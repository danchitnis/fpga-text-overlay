==> flow/design.v <==
`timescale 1ns / 1ps
module kbd_proc(clk, data, valid, extended, released, addr_ram, din, wea);
    input clk;
    input [7:0] data;
    input extended;
	 input valid;
    input released;
    output [10:0] addr_ram;
    output [7:0] din;
    output wea;
	reg [10:0] addr =0;
	reg [10:0] addr_ram=0;
	reg [7:0] din;
	reg wea;
	reg [2:0] m1_state=0;
	reg [2:0] m2_state=0;
	always @(posedge clk)
		if (  (released==0) )
			if ( (extended==1) && (valid==1) )
				case (data)
					8'h72 : begin wea<=0; addr<=addr+39;  	end  
					8'h75 : begin wea<=0; addr<=addr-39; 	end  
					8'h6B : begin wea<=0; addr<=addr-1;  	end  
					8'h74 : begin wea<=0; addr<=addr+1;  	end  
					8'h71 : begin wea<=1; din<=0; 			end  
				endcase
			else
				case (data)
					8'h66 : if (valid==1) begin wea<=1; addr<=addr-1; din<=8'h00; end  
					8'h03 : case (m2_state)  
								0 : if (valid==1) m2_state<=1;
								1 : begin addr<=0; din<=0; wea<=1; m2_state<=2; end
								2 : if (addr<1482) addr<=addr+1;
										else begin
											wea<=0 ;
											m2_state<=0;
											addr<=1;
											end
								endcase
					default  
						case (m1_state)
							0 : if (valid==1) begin wea<=1; din<=data; m1_state<=1; end 
							1 : begin wea<=0; addr<=addr+1; m1_state<=0; end
						endcase
				endcase
	always @(posedge clk)	
		addr_ram<=addr+117;
endmodule
* Step by step through the tools: kbd_proc
Tool output for the design above, in the order of the flow. Line numbers count from 1 in the design file above. Operators carry their Yosys type and port widths (W data, S select, Z words). Library cell names are shortened. The mark n/a stands for no value.
Set-up: top kbd_proc, clock port clk, library sky130hd, library corner tt_025C_1v80

* Word-level counts
Source: Yosys, flattened and elaborated, memories not mapped. Widths are those after wreduce. Registers that Yosys merges into a memory's read port (data or address) are not register bits. Print and check cells do not count. Equal cells are merged and count once.
Bit counts: bits in latches 0, flip-flop bits (word level) 37, output and inout bits 20, bits of input ports 12, word width x clocked read ports 0, memories 0, ROM bits 0, memory bits (writable) 0
Cells by class: shift operators 0, mux-type cells 25, multipliers 0, order comparisons 1, add/sub/neg operators 5, div/mod/pow operators 0, bitwise logic cells 3, equal/unequal tests 21, reductions and logical operators 15
Operator list (number):
- $eq A8 B7 Y1 const B | 6
- $mux W8 | 6
- $pmux W11 S4 | 1
- $pmux W11 S2 | 2
- $mux W11 | 4
- $pmux W8 S2 | 1
- $reduce_and A5 Y1 | 3
- $reduce_and A6 Y1 | 2
- $add A11 B1 Y11 const B | 1
- $sub A11 B1 Y11 const B | 1
- $lt A11 B11 Y1 const B | 1
- $add A11 B6 Y11 const B | 1
- $sub A11 B6 Y11 const B | 1
- $add A11 B7 Y11 const B | 1
- $pmux W3 S3 | 1
- $ne A4 B4 Y1 const B | 2
- $reduce_bool A4 Y1 | 2
- $eq A8 B2 Y1 const B | 1
- $pmux W1 S2 | 4
- $ne A2 B2 Y1 const B | 3
- $eq A3 B1 Y1 const B | 2
- $ne A3 B3 Y1 const B | 2
- $logic_not A3 Y1 | 2
- $pmux W3 S2 | 1
- $mux W3 | 2
- $ne A5 B1 Y1 const B | 1
- $reduce_bool A5 Y1 | 1
- $ne A4 B3 Y1 const B | 1
Other operator kinds: 10; their cells: 14.

* Longest topological paths
Depth = most cells in a row (Yosys ltp): at word level without a register or memory, in the mapped netlist without a sequential cell, where the memories' decode and read muxes count.
Logic depth: depth in word-level cells 5, ABC_AREA 0, mapped depth 12, depth with buffers taken out 10

* Mapped cells and area
Source: synth_stat.txt of the flow (Yosys; design flattened, memories mapped). It holds for the ABC_AREA given above (unset counts as 0); a run with the other value may have another netlist.
Synthesis totals: flip-flops 34, mapped area 2880.3 um^2, standard cells after synthesis 333
Cell types (number):
- edfxtp_1 | 23
- dfxtp_1 | 11
- xnor2_1 | 19
- xor2_1 | 14
- a21oi_1 | 23
- ha_1 | 9
- nand2_1 | 30
- and2_1 | 16
- o21ai_0 | 19
- nor2_1 | 23
- buf_2 | 13
- a221o_1 | 5
- a211oi_1 | 6
- a221oi_1 | 5
- o221ai_1 | 5
- and4bb_2 | 3
- nand3_1 | 7
- inv_1 | 9
Not listed: further types 45, cells in them 93.

* Path before layout
OpenSTA on the mapped netlist: ideal clock, no wires. The path of least setup slack (recovery checks aside). Input and output delay are each 20% of the period. Register names are those of the netlist, which keeps one name where synthesis merged equal registers.
Path post-synthesis: kind input port to flip-flop, from in data[2], to reg addr[0], period 4650 ps, driving pins on the path 6, time at the first pin 930 ps, path slack 431 ps, library setup time 441 ps, data required time 4209 ps, data arrival time 3778 ps, delay of the path 3289 ps, external input delay 930 ps, period reached after synthesis 4219 ps
"delay of the path" = arrival - input delay + setup time. "driving pins on the path": output pins that drive a net of the path, with the launching flip-flop's if there is one; two outputs of one cell count as two. "period reached after synthesis" = period - worst setup slack (recovery checks aside). The figure is calculated, with input and output delays left at 20% of the set period. Between the ends stands the longest chain of elaborated cells between them, by number of cells; it is not shown to be the way that was timed. Of several equally long chains one is given. A line is the first line of the expression or statement that the cell stems from. Yosys adds cells for indexed reads and writes and turns some case tables into memories. A register here has more assigning lines than the two given. The path ends at the enable pin of a flip-flop; only ways to that pin are counted.
Between the ends, post-synthesis: cells stage by stage buf_2 and4bb_2 and4_1 buf_2 a311oi_1 a2111oi_0, cells in the longest elaborated chain 3, elaborated cells between the ends (all ways) 11, RTL lines with such cells 2
Ends and longest elaborated chain, post-synthesis:
- start, declared | RTL line 4 | input [7:0] data;
- $eq A8 B7 Y1 | RTL line 20 | case (data)
- $ne A5 B1 Y1
- $reduce_and A5 Y1
- end, assigned | RTL line 21 | 8'h72 : begin wea<=0; addr<=addr+39; end
- end, assigned | RTL line 33 | 2 : if (addr<1482) addr<=addr+1;
- end, declared | RTL line 11 | reg [10:0] addr =0;

* Worst path after layout
From the final timing report of stored run 2: the path of least setup slack in the routed layout; clock arrival at registers is part of the times. The report prints the path's times to 10 ps; the period is as set.
Path after layout: kind input port to flip-flop, from in data[0], to reg addr[8], driving pins on the path 12, time at the first pin 900 ps, data arrival time 3130 ps, library setup time 140 ps, data required time 4650 ps, external input delay 900 ps, period 4510 ps, path slack 1530 ps
Between the ends stands the longest chain of elaborated cells between them, by number of cells; it is not shown to be the way that was timed. Of several equally long chains one is given. A register here has more assigning lines than the two given. Ways into the end's enable are left out, as the timed path ends at the data pin.
Between the ends, after layout: cells stage by stage dlygate4sd2_1 nand4b_4 nor2_4 xnor2_1 ha_2 a2111o_1 a21oi_2 buf_4 nand3_1 a211oi_2 a41oi_1 a31oi_1, cells in the longest elaborated chain 3, elaborated cells between the ends (all ways) 9, RTL lines with such cells 3
Ends and longest elaborated chain, after layout:
- start, declared | RTL line 4 | input [7:0] data;
- $eq A8 B2 Y1 | RTL line 28 | case (data)
- $pmux W11 S2 | RTL line 28
- $mux W11 | RTL line 19 | if ( (extended==1) && (valid==1) )
- end, assigned | RTL line 21 | 8'h72 : begin wea<=0; addr<=addr+39; end
- end, assigned | RTL line 33 | 2 : if (addr<1482) addr<=addr+1;
- end, declared | RTL line 11 | reg [10:0] addr =0;

Subject: kbd_proc on sky130hd, stored results

Hello all,

2 stored runs of kbd_proc in the flow (synthesis by Yosys, layout by OpenROAD, sky130hd cells), in arbitrary order. Constraints: input delay and output delay 20% of the set period each, output load 0.01 pF.
By "time on the worst setup path" is meant the share of the clock period that the worst setup path is allowed (20% is reserved at inputs, 20% at outputs), minus its slack. Clock arrival times at its registers enter into it.
"total design power" rests on the timing tool's default activity at the inputs, not on a simulated workload.
"time on the worst setup path" is given in steps of 10 ps.

[stored run 1] flow files
==> flow/run.sh <==
#!/bin/bash
# the make line also repeats the synthesis and layout settings of config.mk as NAME=value (left out here)
make -C /OpenROAD-flow-scripts/flow DESIGN_CONFIG=/design/flow/config.mk WORK_HOME=/design/flow/orfs CLKGATE_MAP_FILE= finish
==> flow/config.mk <==
export PLATFORM = sky130hd
export DESIGN_NAME = kbd_proc
export DESIGN_NICKNAME = kbd_proc
export VERILOG_FILES = /design/flow/design.v
export SDC_FILE = /design/flow/constraint.sdc
export NUM_CORES = 4
export LEC_CHECK = 0
export CAP_MARGIN = 20
export CELL_PAD_IN_SITES_GLOBAL_PLACEMENT = 3
export CORE_MARGIN = 9
export CORE_UTILIZATION = 48
export CTS_CLUSTER_DIAMETER = 358
export MAX_ROUTING_LAYER = met4
export PLACE_DENSITY = 0.9
export SETUP_SLACK_MARGIN = 0.83
export SLEW_MARGIN = 20
export TNS_END_PERCENT = 10
==> flow/constraint.sdc <==
create_clock -name core_clock -period 3.07 [get_ports {clk}]
set_input_delay 0.6140 -clock core_clock [delete_from_list [all_inputs] [get_ports {clk}]]
set_output_delay 0.6140 -clock core_clock [all_outputs]
set_load 0.01 [all_outputs]

[stored run 1] result: unfinished; error GPL-0301 in placement

[stored run 2] flow files
==> flow/run.sh <==
#!/bin/bash
# the make line also repeats the synthesis and layout settings of config.mk as NAME=value (left out here)
make -C /OpenROAD-flow-scripts/flow DESIGN_CONFIG=/design/flow/config.mk WORK_HOME=/design/flow/orfs CLKGATE_MAP_FILE= finish
==> flow/config.mk <==
export PLATFORM = sky130hd
export DESIGN_NAME = kbd_proc
export DESIGN_NICKNAME = kbd_proc
export VERILOG_FILES = /design/flow/design.v
export SDC_FILE = /design/flow/constraint.sdc
export NUM_CORES = 4
export LEC_CHECK = 0
export CAP_MARGIN = 20
export CORE_MARGIN = 2
export CORE_UTILIZATION = 40
export SETUP_SLACK_MARGIN = 1.34
export SLEW_MARGIN = 20
==> flow/constraint.sdc <==
create_clock -name core_clock -period 4.51 [get_ports {clk}]
set_input_delay 0.9020 -clock core_clock [delete_from_list [all_inputs] [get_ports {clk}]]
set_output_delay 0.9020 -clock core_clock [all_outputs]
set_load 0.01 [all_outputs]

[stored run 2] result: time on the worst setup path 2,080 ps; critical path type input port to flip-flop; worst hold slack in the final report 601 ps; cell area after synthesis 2,880.3 um^2; total design power 860.8 µW; die area 7,895.2 um^2; final design utilization 49.9%; standard-cell area of the final layout 3,424.5 um^2; total negative setup slack 0 ps; worst setup slack after layout 1,527 ps

Thanks
